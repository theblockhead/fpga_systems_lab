==> flow/design.v <==
module debounce (
  input wire clk,       
  input wire btn_in,     
  output reg btn_out    
);
parameter DEBOUNCE_LIMIT = 250000; 
reg [17:0] count = 0;   
reg btn_state = 0;
always @(posedge clk) begin
  if (btn_in != btn_state) begin
    count <= count + 1;
    if (count >= DEBOUNCE_LIMIT) begin
      btn_state <= btn_in;
      btn_out <= btn_in;
      count <= 0;
    end
  end else begin
    count <= 0;
  end
end
endmodule
==> From RTL to reports: debounce <==
What the tools print for debounce, step after step.
Lines are those of the file above, counted from 1.
Cell names lack the library's common part.
{ "setup": {"design": "debounce", "clk_port": "clk", "lib": "sky130hd", "pvt_corner": "tt_025C_1v80"} }

==> Word-level counts <==
Counts by Yosys on the flattened word-level netlist (proc, flatten, opt, wreduce; memories kept). Register bits leave out memories and registers merged into their read ports (data or address); mux counts leave out enables and synchronous resets folded into registers. Print and check cells are left out.
{ "op_classes": {"eq_ne": 1, "compare": 1, "n_reduce_logical": 2, "addsub": 1, "bitwise": 1} }
{ "ops": {"columns": ["op", "count"], "rows": [
  ["18-bit by 1-bit adder with 18-bit output with constant B", 1],
  ["18-bit >= comparator with constant B", 1],
  ["2-bit AND reduction", 1],
  ["2-bit OR reduction", 1],
  ["1-bit inequality test", 1],
  ["1-bit NOT", 1]
]} }
{ "bits": {"regBits": 20, "out_inout_bits": 1, "word_cells": 9} }

==> Depth <==
Longest topological path by Yosys (ltp), each cell counted once; first at word level (registers and memories cut), then after technology mapping (sequential cells cut; the memories' decode and read muxes count).
{ "depth": {"ltp_word": 3, "ABC_AREA": 0, "depth_mapped": 6} }

==> After synthesis <==
The flow's flattened synthesis, as Yosys stat reports it; memories are mapped. The netlist is that of the ABC_AREA named above (0 if unset); the other value can give another one.
{ "synth_totals": {"seq_area_um2": 420.4, "ffs": 20, "n_buf": 3, "mapped_cells": 105, "mapped_area_um2": 914.6} }
{ "types": {"columns": ["type", "count", "type_area_um2"], "rows": [
  ["dfxtp_1", 18, 360.346],
  ["xnor2_1", 12, 105.101],
  ["nor2_1", 21, 78.826],
  ["edfxtp_1", 2, 60.058],
  ["nor4_1", 6, 37.536],
  ["nand3_1", 7, 35.034],
  ["inv_1", 9, 33.782],
  ["ha_1", 2, 25.024],
  ["nor3_1", 4, 20.019],
  ["nand4_1", 3, 18.768],
  ["a31o_2", 2, 17.517],
  ["xor2_1", 2, 17.517],
  ["nand4_2", 1, 12.512],
  ["nand2_1", 3, 11.261],
  ["a21oi_1", 2, 10.01],
  ["o311ai_0", 1, 8.758],
  ["a211oi_1", 1, 7.507],
  ["buf_4", 1, 7.507]
]} }
Not listed: further types 8, cells in them 8.

==> Timing after synthesis <==
Path of least setup slack by OpenSTA after synthesis, without wires, with an ideal clock, recovery checks aside; 20% of the period is set as input and as output delay. Where synthesis merged equal registers, the netlist keeps one of their names.
{ "synth_path": {"kind": "flip-flop to flip-flop", "startpoint": "reg count[0]", "endpoint": "reg count[16]", "t_first_pin_ns": 0.000, "n_path_buf": 0, "path_stages": 6, "required_time_ns": 1.850, "setup_time_ns": 0.070, "path_delay_ns": 1.713, "period_ns": 1.92, "arrival_ns": 1.643, "slack_ns": 0.207, "period_less_setup_slack_ns": 1.713} }
"path_delay_ns" = arrival - input delay + setup time.
"path_stages" counts driving pins, that of a launching flip-flop among them; a cell with two outputs on the path counts twice.
"period_less_setup_slack_ns" is the clock period less the worst setup slack; recovery checks do not enter. This is arithmetic on one report: input and output delays are still those of the set period (20% each).
Between the ends stands the longest chain of elaborated cells between them, by number of cells; it is not shown to be the way that was timed. Of several equally long chains one is given.
Each line given opens the expression or statement behind the cell; cells for indexed reads and writes are added by Yosys, which also makes memories of some case tables.
A register here has more assigning lines than the two given.
{ "synth_between": {"path_cell_list": "dfxtp_1 -> ha_1 -> nand2_1 -> or4_1 -> or3_1 -> a21oi_1", "elab_chain_len": 2, "cells_between": 3, "cone_lines": 2} }
{ "synth_lines": {"columns": ["item", "line_no", "rtl"], "rows": [
  ["start, declared", 7, "reg [17:0] count = 0;"],
  ["start, assigned", 11, "count <= count + 1;"],
  ["start, assigned", 15, "count <= 0;"],
  ["18-bit >= comparator", 12, "if (count >= DEBOUNCE_LIMIT) begin"],
  ["2-bit OR reduction", null, null],
  ["end, assigned", 11, null],
  ["end, assigned", 15, null],
  ["end, declared", 7, null]
]} }

==> Worst path after layout <==
Path of least setup slack in the final report of flow run 1 (OpenROAD, finished layout, wires in). Where an end is a register, its clock arrival counts in the times.
{ "layout_path": {"kind": "flip-flop to flip-flop", "startpoint": "reg count[0]", "endpoint": "reg count[16]", "n_path_buf": 0, "path_stages": 6, "arrival_ns": 2.06, "t_first_pin_ns": 0.25, "slack_ns": 1.20, "required_time_ns": 3.26, "setup_time_ns": 0.07, "period_ns": 3.07} }
Between the ends stands the longest chain of elaborated cells between them, by number of cells; it is not shown to be the way that was timed. Of several equally long chains one is given.
A register here has more assigning lines than the two given.
{ "layout_between": {"path_cell_list": "dfxtp_1 -> ha_1 -> nand2_1 -> or4_1 -> or3_1 -> a21oi_1", "elab_chain_len": 2, "cells_between": 3, "cone_lines": 2} }
{ "layout_lines": {"columns": ["item", "line_no", "rtl"], "rows": [
  ["start, declared", 7, "reg [17:0] count = 0;"],
  ["start, assigned", 11, "count <= count + 1;"],
  ["start, assigned", 15, "count <= 0;"],
  ["18-bit >= comparator", 12, "if (count >= DEBOUNCE_LIMIT) begin"],
  ["2-bit OR reduction", null, null],
  ["end, assigned", 11, null],
  ["end, assigned", 15, null],
  ["end, declared", 7, null]
]} }

Subject: debounce on sky130hd, stored results

Hello all,

Measured data: module debounce, platform sky130hd, 2 stored runs of the flow under differing settings, order arbitrary. Input and output delays are each 20% of the period that was set; the output load is 0.01 pF.
"achieved clock period (ns)" = clock period - worst setup slack. The figure is calculated, with input and output delays left at 20% of the set period.
"worst setup path time (ns)" = time allowed to the worst setup path (clock period - input delay - output delay, where it has them) - its slack; a late launch clock adds to it, a late capture clock takes from it.
"finish__power__total" is the tool's figure for a default switching activity; nothing was simulated.

settings of flow run 1
{
  "period_ns": 3.07,
  "CORE_UTILIZATION": 20,
  "PLACE_DENSITY_LB_ADDON": 0.02,
  "CORE_ASPECT_RATIO": 1.08,
  "CELL_PAD_IN_SITES_GLOBAL_PLACEMENT": 3,
  "CELL_PAD_IN_SITES_DETAIL_PLACEMENT": 0,
  "TNS_END_PERCENT": 90,
  "CTS_CLUSTER_SIZE": 73,
  "CTS_CLUSTER_DIAMETER": 363,
  "CAP_MARGIN": 10,
  "MIN_ROUTING_LAYER": "met1",
  "CORE_MARGIN": 2,
  "SLEW_MARGIN": 20
}
report of flow run 1
yosys chip area after synthesis (um^2): 914.6
finish__design__die__area: 5130.5
finish__design__instance__area__stdcell: 1038.5
finish__design__instance__utilization: 0.2371
finish__timing__setup__ws: 1.199
finish__timing__setup__tns: 0.000
finish__timing__hold__ws: 0.492
finish__power__total: 4.647e-04
achieved clock period (ns): 1.871
worst setup path time (ns): 1.87
worst setup path kind: flip-flop to flip-flop

settings of flow run 2
{
  "period_ns": 2.42,
  "CORE_UTILIZATION": 22,
  "PLACE_DENSITY": 0.87,
  "HOLD_SLACK_MARGIN": -0.09,
  "CORE_ASPECT_RATIO": 0.65,
  "CORE_MARGIN": 7,
  "CELL_PAD_IN_SITES_GLOBAL_PLACEMENT": 1,
  "TNS_END_PERCENT": 5,
  "GPL_TIMING_DRIVEN": 1,
  "MIN_ROUTING_LAYER": "met2",
  "CAP_MARGIN": 20,
  "SLEW_MARGIN": 20
}
report of flow run 2
yosys chip area after synthesis (um^2): 914.6
finish__design__die__area: 6200.9
finish__design__instance__area__stdcell: 1033.5
finish__design__instance__utilization: 0.2653
finish__timing__setup__ws: 0.457
finish__timing__setup__tns: 0.000
finish__timing__hold__ws: 0.493
finish__power__total: 5.914e-04
achieved clock period (ns): 1.963
worst setup path time (ns): 1.96
worst setup path kind: flip-flop to flip-flop

Thanks
